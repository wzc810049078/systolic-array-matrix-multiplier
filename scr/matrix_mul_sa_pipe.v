==> flow/design.v <==
module matrix_mul_sa_pipe#(
parameter DW = 8
)(
input 				clk,
input 				rst_n,
input				start,
input signed[DW-1:0]		x_1,x_2,x_3,y_1,y_2,y_3,
output				p11_v,p1221_v,p132231_v,p3223_v,p33_v,
output signed[2*DW:0]	p_1_1,p_1_2,p_1_3,p_2_1,p_2_2,p_2_3,p_3_1,p_3_2,p_3_3
);
reg[3:0] counter,counter_1,counter_2,counter_3,counter_4;
wire signed[2*DW:0]	p_1_1_t,p_1_2_t,p_1_3_t,p_2_1_t,p_2_2_t,p_2_3_t,p_3_1_t,p_3_2_t,p_3_3_t;
wire signed[DW-1:0] p11_x,p11_y;
wire signed[DW-1:0] p12_x,p12_y;
wire signed[DW-1:0] p21_x,p21_y;
wire signed[DW-1:0] p22_x,p22_y;
wire signed[DW-1:0] p31_x;
wire signed[DW-1:0] p32_x;
wire signed[DW-1:0] p13_y;
wire signed[DW-1:0] p23_y;
always @(posedge clk , negedge rst_n)
	begin
		if (!rst_n) begin
		counter <= 0;
		counter_1 <= 0;
		counter_2 <= 0;
		counter_3 <= 0;
		counter_4 <= 0;
		end
			else if (start) 
				begin
				    counter_1 <= counter;
					counter_2 <= counter_1;
					counter_3 <= counter_2;
					counter_4 <= counter_3;
				if (counter == 3)
					counter <= 0;
						else
							counter <= counter + 1;
				end
				else
				counter <= 0;
end
assign p11_v = (counter == 3);
assign p1221_v = (counter_1 == 3);
assign p132231_v = (counter_2 == 3);
assign p3223_v = (counter_3 == 3);
assign p33_v = (counter_4 == 3);
wire p11_clr = (counter == 3) ;
wire p1221_clr = (counter_1 == 3);
wire p132231_clr = (counter_2 == 3);
wire p3223_clr = (counter_3 == 3);
wire p33_clr =  (counter_4 == 3);
pe#(.DW(DW))
    pe_11
    (
    .clk(clk),
    .rst_n(rst_n),
    .clr(p11_clr),
    .x_i(x_1),
    .y_i(y_1),
    .x_o(p11_x),
    .y_o(p11_y),
    .pe_out(p_1_1_t)
    );
pe#(.DW(DW))
    pe_12
    (
    .clk(clk),
    .rst_n(rst_n),
    .clr(p1221_clr),
    .x_i(p11_x),
    .y_i(y_2),
    .x_o(p12_x),
    .y_o(p12_y),
    .pe_out(p_1_2_t)
    );
pe#(.DW(DW))
    pe_13
    (
    .clk(clk),
    .rst_n(rst_n),
    .clr(p132231_clr),
    .x_i(p12_x),
    .y_i(y_3),
    .x_o(),
    .y_o(p13_y),
    .pe_out(p_1_3_t)
    );
pe#(.DW(DW))
    pe_21
    (
    .clk(clk),
    .rst_n(rst_n),
    .clr(p1221_clr),
    .x_i(x_2),
    .y_i(p11_y),
    .x_o(p21_x),
    .y_o(p21_y),
    .pe_out(p_2_1_t)
    );
pe#(.DW(DW))
    pe_22
    (
    .clk(clk),
    .rst_n(rst_n),
    .clr(p132231_clr),
    .x_i(p21_x),
    .y_i(p12_y),
    .x_o(p22_x),
    .y_o(p22_y),
    .pe_out(p_2_2_t)
    );
pe#(.DW(DW))
    pe_23
    (
    .clk(clk),
    .rst_n(rst_n),
    .clr(p3223_clr),
    .x_i(p22_x),
    .y_i(p13_y),
    .x_o(),
    .y_o(p23_y),
    .pe_out(p_2_3_t)
    );
pe#(.DW(DW))
    pe_31
    (
    .clk(clk),
    .rst_n(rst_n),
    .clr(p132231_clr),
    .x_i(x_3),
    .y_i(p21_y),
    .x_o(p31_x),
    .y_o(),
    .pe_out(p_3_1_t)
    );
pe#(.DW(DW))
    pe_32
    (
    .clk(clk),
    .rst_n(rst_n),
    .clr(p3223_clr),
    .x_i(p31_x),
    .y_i(p22_y),
    .x_o(p32_x),
    .y_o(),
    .pe_out(p_3_2_t)
    );
pe#(.DW(DW))
    pe_33
    (
    .clk(clk),
    .rst_n(rst_n),
    .clr(p33_clr),
    .x_i(p32_x),
    .y_i(p23_y),
    .x_o(),
    .y_o(),
    .pe_out(p_3_3_t)
    );
assign p_1_1 = (p11_v) ? p_1_1_t : 17'sb0;
assign p_1_2 = (p1221_v) ? p_1_2_t : 17'sb0;
assign p_1_3 = (p132231_v) ? p_1_3_t : 17'sb0;
assign p_2_1 = (p1221_v) ? p_2_1_t : 17'sb0;
assign p_2_2 = (p132231_v) ? p_2_2_t : 17'sb0;
assign p_2_3 = (p3223_v) ? p_2_3_t : 17'sb0;
assign p_3_1 = (p132231_v) ? p_3_1_t : 17'sb0;
assign p_3_2 = (p3223_v) ? p_3_2_t : 17'sb0;
assign p_3_3 = (p33_v) ? p_3_3_t : 17'sb0;
endmodule
module pe#(
parameter DW = 8
)(
input clk,
input rst_n,
input clr,
input signed[DW-1:0] x_i,y_i,
output signed[DW-1:0] x_o,y_o,
output signed[2*DW:0] pe_out
);
reg signed[DW-1:0] x_reg,y_reg;
reg signed[2*DW:0] pe_reg;
wire signed[2*DW-1:0] x_mul_y = x_i * y_i ;
wire signed[2*DW:0] pe_t = x_mul_y + pe_reg;
always @(posedge clk , negedge rst_n )
	begin
		if (!rst_n) begin
			pe_reg <= 0;
			x_reg <= 0;
			y_reg <= 0;
			end
			else if (clr) begin
				pe_reg <= 0;
				x_reg <= 0;
				y_reg <= 0;
				end 
				else begin
					pe_reg <= pe_t;
					x_reg <= x_i;
					y_reg <= y_i;
					end
	end
assign x_o = x_reg;
assign y_o = y_reg;
assign pe_out = pe_reg;
endmodule
## Step by step through the tools: matrix_mul_sa_pipe

The steps from the RTL of matrix_mul_sa_pipe to its reports follow in flow order.
Lines are those of the file above, counted from 1.
Library cell names are shortened.
Not given: --

- Design top: matrix_mul_sa_pipe
- Clock input: clk
- Cell library: sky130hd
- Timing corner: tt_025C_1v80

## Word level

Counts by Yosys on the flattened word-level netlist (proc, flatten, opt, wreduce; memories kept). Register bits leave out memories and registers merged into their read ports (data or address); mux counts leave out enables and synchronous resets folded into registers. Print and check cells are left out. Cells with the same type and inputs are merged into one.

- Register bits after elaboration: 269
- Output and inout port bits: 158
- Input bits: 51

- Multiply operators: 9
- Eq/ne operators: 5
- Multiplexer cells: 32
- Add/sub/neg operators: 10

Operators with widths:

| kind | number |
|---|---|
| multiplier 8 x 8 -> 16 bit | 9 |
| 2-to-1 mux 17 bit | 18 |
| adder 16 x 17 -> 17 bit | 9 |
| 2-to-1 mux 8 bit | 12 |
| equality test 4 x 2 -> 1 bit (second input constant) | 5 |
| 2-to-1 mux 4 bit | 2 |
| adder 4 x 1 -> 4 bit (second input constant) | 1 |

## Depth

Yosys ltp: most cells in a row. Word level: on the elaborated netlist, between registers, memories and ports. Mapped: between sequential cells and ports; inverters and the memories' decode and read muxes count.

- Word-level depth: 3
- ABC_AREA: 0
- Depth in mapped cells: 19
- Gate-level depth less buffers: 18

## Synthesis result

The flow's flattened synthesis, as Yosys stat reports it; memories are mapped. The netlist is that of the ABC_AREA named above (0 if unset); the other value can give another one.
Totals and module areas in this step are rounded.

Cells by type:

| type | number | total area (um^2) |
|---|---|---|
| fa_1 | 684 | 1.37E+04 |
| dfrtp_1 | 269 | 6.73E+03 |
| ha_1 | 352 | 4.4E+03 |
| and2_1 | 476 | 2.98E+03 |
| inv_1 | 722 | 2.71E+03 |
| xnor2_1 | 105 | 919.632 |
| nand2_1 | 235 | 882.096 |
| nor2_1 | 173 | 649.373 |
| nor2b_1 | 86 | 538.016 |
| xor2_1 | 40 | 350.336 |
| clkbuf_1 | 81 | 304.042 |
| o21a_1 | 36 | 270.259 |
| a21oi_1 | 50 | 250.24 |
| nand2b_1 | 35 | 218.96 |
| nor3_1 | 40 | 200.192 |
| mux2_2 | 16 | 180.173 |
| o21ai_0 | 30 | 150.144 |
| o21bai_1 | 19 | 142.637 |

Other cell types: 35; their cells: 197.

- Sequential area: 6700 um^2
- Flip-flop cells: 269
- Mapped cells: 3646
- Mapped area: 37000 um^2

The figures by module come from a second, unflattened synthesis with its own total; it is not the netlist above.

- Cell total of the unflattened synthesis: 3748
- Area (unflattened synthesis): 38000 um^2

Rows give one instance, submodules left out.

Modules:

| module | area (um^2) | cells | times used |
|---|---|---|---|
| pe (DW=8) | 4100 | 392 | 9 |
| matrix_mul_sa_pipe | 1900 | 220 | 1 |

## Worst setup path after synthesis

Source: OpenSTA report_checks on the synthesized netlist (no wires, ideal clock, input and output delay 20% of the period each), path of least setup slack; recovery checks are left aside. Register names are those of the netlist, which keeps one name where synthesis merged equal registers.

- Path type: input -> register
- Start: input port y_3[0]
- End: register pe_13.pe_reg[16]
- Driving pins on the path: 16
- Required time: 11.167 ns
- Path delay: 4.637 ns
- External input delay: 2.260 ns
- Period: 11.3 ns
- Data arrival time: 6.764 ns
- Time at the first pin: 2.260 ns
- Path slack: 4.403 ns
- Path buffers: 1
- Library setup time: 0.133 ns
- Period reached after synthesis: 6.897 ns

"path delay" is the arrival time less input delay plus setup time.
"driving pins on the path" counts driving pins, that of a launching flip-flop among them; a cell with two outputs on the path counts twice.
"period reached after synthesis" is the clock period less the worst setup slack; recovery checks do not enter. This is arithmetic on one report: input and output delays are still those of the set period (20% each).
Between the ends stands the longest chain of elaborated cells between them, by number of cells; it is not shown to be the way that was timed. Of several equally long chains one is given.
A line is the first line of the expression or statement that the cell stems from. Yosys adds cells for indexed reads and writes and turns some case tables into memories.
At most two assigning lines are given for a register; there are more.

- Cell sequence: clkbuf_1 > and2_1 > inv_1 > fa_1 > inv_1 > fa_1 > fa_1 > fa_1 > fa_1 > ha_1 > o21a_1 > o31a_1 > o31a_1 > o211ai_1 > nand3_1 > nor3b_1
- Cells in the longest elaborated chain: 3
- Elaborated cells between the ends (all ways): 3
- RTL lines with such cells: 3
- Those cells by class: add/sub: 1; mul: 1; mux: 1

RTL lines, path post-synthesis:

| item | RTL line | source |
|---|---|---|
| from (decl) | 7 | `input signed[DW-1:0] x_1,x_2,x_3,y_1,y_2,y_3,` |
| multiplier 8 x 8 -> 16 bit | 184 | `wire signed[2*DW-1:0] x_mul_y = x_i * y_i ;` |
| adder 16 x 17 -> 17 bit | 185 | `wire signed[2*DW:0] pe_t = x_mul_y + pe_reg;` |
| 2-to-1 mux 17 bit | 193 | `else if (clr) begin` |
| to (assign) | 194 | `pe_reg <= 0;` |
| to (assign) | 199 | `pe_reg <= pe_t;` |
| to (decl) | 183 | `reg signed[2*DW:0] pe_reg;` |

## Timing after layout

From the final timing report of run 1: the path of least setup slack in the routed layout; clock arrival at registers is part of the times.

- Path type: input -> register
- Start: input port y_2[4]
- End: register pe_12.pe_reg[16]
- External input delay: 1.01 ns
- Library setup time: 0.15 ns
- Path buffers: 1
- Required time: 5.47 ns
- Time at the first pin: 1.01 ns
- Path slack: 0.12 ns
- Period: 5.04 ns
- Driving pins on the path: 15
- Data arrival time: 5.34 ns

Between the ends stands the longest chain of elaborated cells between them, by number of cells; it is not shown to be the way that was timed. Of several equally long chains one is given.
At most two assigning lines are given for a register; there are more.

- Cell sequence: buf_2 > nand2_1 > fa_1 > fa_1 > inv_1 > fa_1 > fa_1 > fa_1 > ha_1 > o21a_1 > o31a_1 > o31a_1 > o211ai_1 > nand3_1 > nor3b_2
- Cells in the longest elaborated chain: 3
- Elaborated cells between the ends (all ways): 3
- RTL lines with such cells: 3
- Those cells by class: add/sub: 1; mul: 1; mux: 1

RTL lines, path after layout:

| item | RTL line | source |
|---|---|---|
| from (decl) | 7 | `input signed[DW-1:0] x_1,x_2,x_3,y_1,y_2,y_3,` |
| multiplier 8 x 8 -> 16 bit | 184 | `wire signed[2*DW-1:0] x_mul_y = x_i * y_i ;` |
| adder 16 x 17 -> 17 bit | 185 | `wire signed[2*DW:0] pe_t = x_mul_y + pe_reg;` |
| 2-to-1 mux 17 bit | 193 | `else if (clr) begin` |
| to (assign) | 194 | `pe_reg <= 0;` |
| to (assign) | 199 | `pe_reg <= pe_t;` |
| to (decl) | 183 | `reg signed[2*DW:0] pe_reg;` |

Measured results for matrix_mul_sa_pipe: 2 stored runs of the Yosys and OpenROAD flow on sky130hd. The settings differ; the order carries no meaning. The constraints put input and output delay at 20% of the set period each and load the outputs with 0.01 pF.
"clock period achieved" = clock period - worst setup slack. The figure is calculated, with input and output delays left at 20% of the set period.
By "time on the worst setup path" is meant the share of the clock period that the worst setup path is allowed (20% is reserved at inputs, 20% at outputs), minus its slack. Clock arrival times at its registers enter into it.
Results are given in rounded form.

### Run 1

==> flow/run.sh <==
#!/bin/bash
# the make line also repeats the synthesis and layout settings of config.mk as NAME=value (left out here)
make -C /OpenROAD-flow-scripts/flow DESIGN_CONFIG=/design/flow/config.mk WORK_HOME=/design/flow/orfs CLKGATE_MAP_FILE= finish
==> flow/config.mk <==
export PLATFORM = sky130hd
export DESIGN_NAME = matrix_mul_sa_pipe
export DESIGN_NICKNAME = matrix_mul_sa_pipe
export VERILOG_FILES = /design/flow/design.v
export SDC_FILE = /design/flow/constraint.sdc
export NUM_CORES = 4
export LEC_CHECK = 0
export CAP_MARGIN = 20
export CELL_PAD_IN_SITES_DETAIL_PLACEMENT = 0
export CELL_PAD_IN_SITES_GLOBAL_PLACEMENT = 0
export CORE_MARGIN = 2
export CORE_UTILIZATION = 48
export CTS_CLUSTER_SIZE = 71
export GPL_ROUTABILITY_DRIVEN = 0
export GPL_TIMING_DRIVEN = 0
export MIN_ROUTING_LAYER = met1
export PLACE_DENSITY_LB_ADDON = 0.18
export SLEW_MARGIN = 20
==> flow/constraint.sdc <==
create_clock -name core_clock -period 5.04 [get_ports {clk}]
set_input_delay 1.0080 -clock core_clock [delete_from_list [all_inputs] [get_ports {clk}]]
set_output_delay 1.0080 -clock core_clock [all_outputs]
set_load 0.01 [all_outputs]

Results of run 1:
- Worst setup slack after layout: 0.12 ns
- Utilization of the finished layout: 55 %
- Setup TNS: 0.000 ns
- Clock period achieved: 4.916 ns
- Std-cell area (final layout): 42000 um^2
- Time on the worst setup path: 3.91 ns
- Critical path kind: input -> register
- Synthesis area: 37000 um^2
- Total die area: 79000 um^2

### Run 2

==> flow/run.sh <==
#!/bin/bash
# the make line also repeats the synthesis and layout settings of config.mk as NAME=value (left out here)
make -C /OpenROAD-flow-scripts/flow DESIGN_CONFIG=/design/flow/config.mk WORK_HOME=/design/flow/orfs CLKGATE_MAP_FILE= finish
==> flow/config.mk <==
export PLATFORM = sky130hd
export DESIGN_NAME = matrix_mul_sa_pipe
export DESIGN_NICKNAME = matrix_mul_sa_pipe
export VERILOG_FILES = /design/flow/design.v
export SDC_FILE = /design/flow/constraint.sdc
export NUM_CORES = 4
export LEC_CHECK = 0
export ABC_AREA = 0
export CAP_MARGIN = 20
export CORE_MARGIN = 2
export CORE_UTILIZATION = 44
export CTS_CLUSTER_SIZE = 68
export MAX_ROUTING_LAYER = met5
export PLACE_DENSITY_LB_ADDON = 0.22
export SLEW_MARGIN = 15
export TNS_END_PERCENT = 55
==> flow/constraint.sdc <==
create_clock -name core_clock -period 6.9 [get_ports {clk}]
set_input_delay 1.3800 -clock core_clock [delete_from_list [all_inputs] [get_ports {clk}]]
set_output_delay 1.3800 -clock core_clock [all_outputs]
set_load 0.01 [all_outputs]

Results of run 2:
- Setup TNS: 0.000 ns
- Worst setup slack after layout: 1.0 ns
- Synthesis area: 37000 um^2
- Clock period achieved: 5.886 ns
- Std-cell area (final layout): 42000 um^2
- Utilization of the finished layout: 50 %
- Time on the worst setup path: 4.51 ns
- Critical path kind: input -> register
- Total die area: 86000 um^2
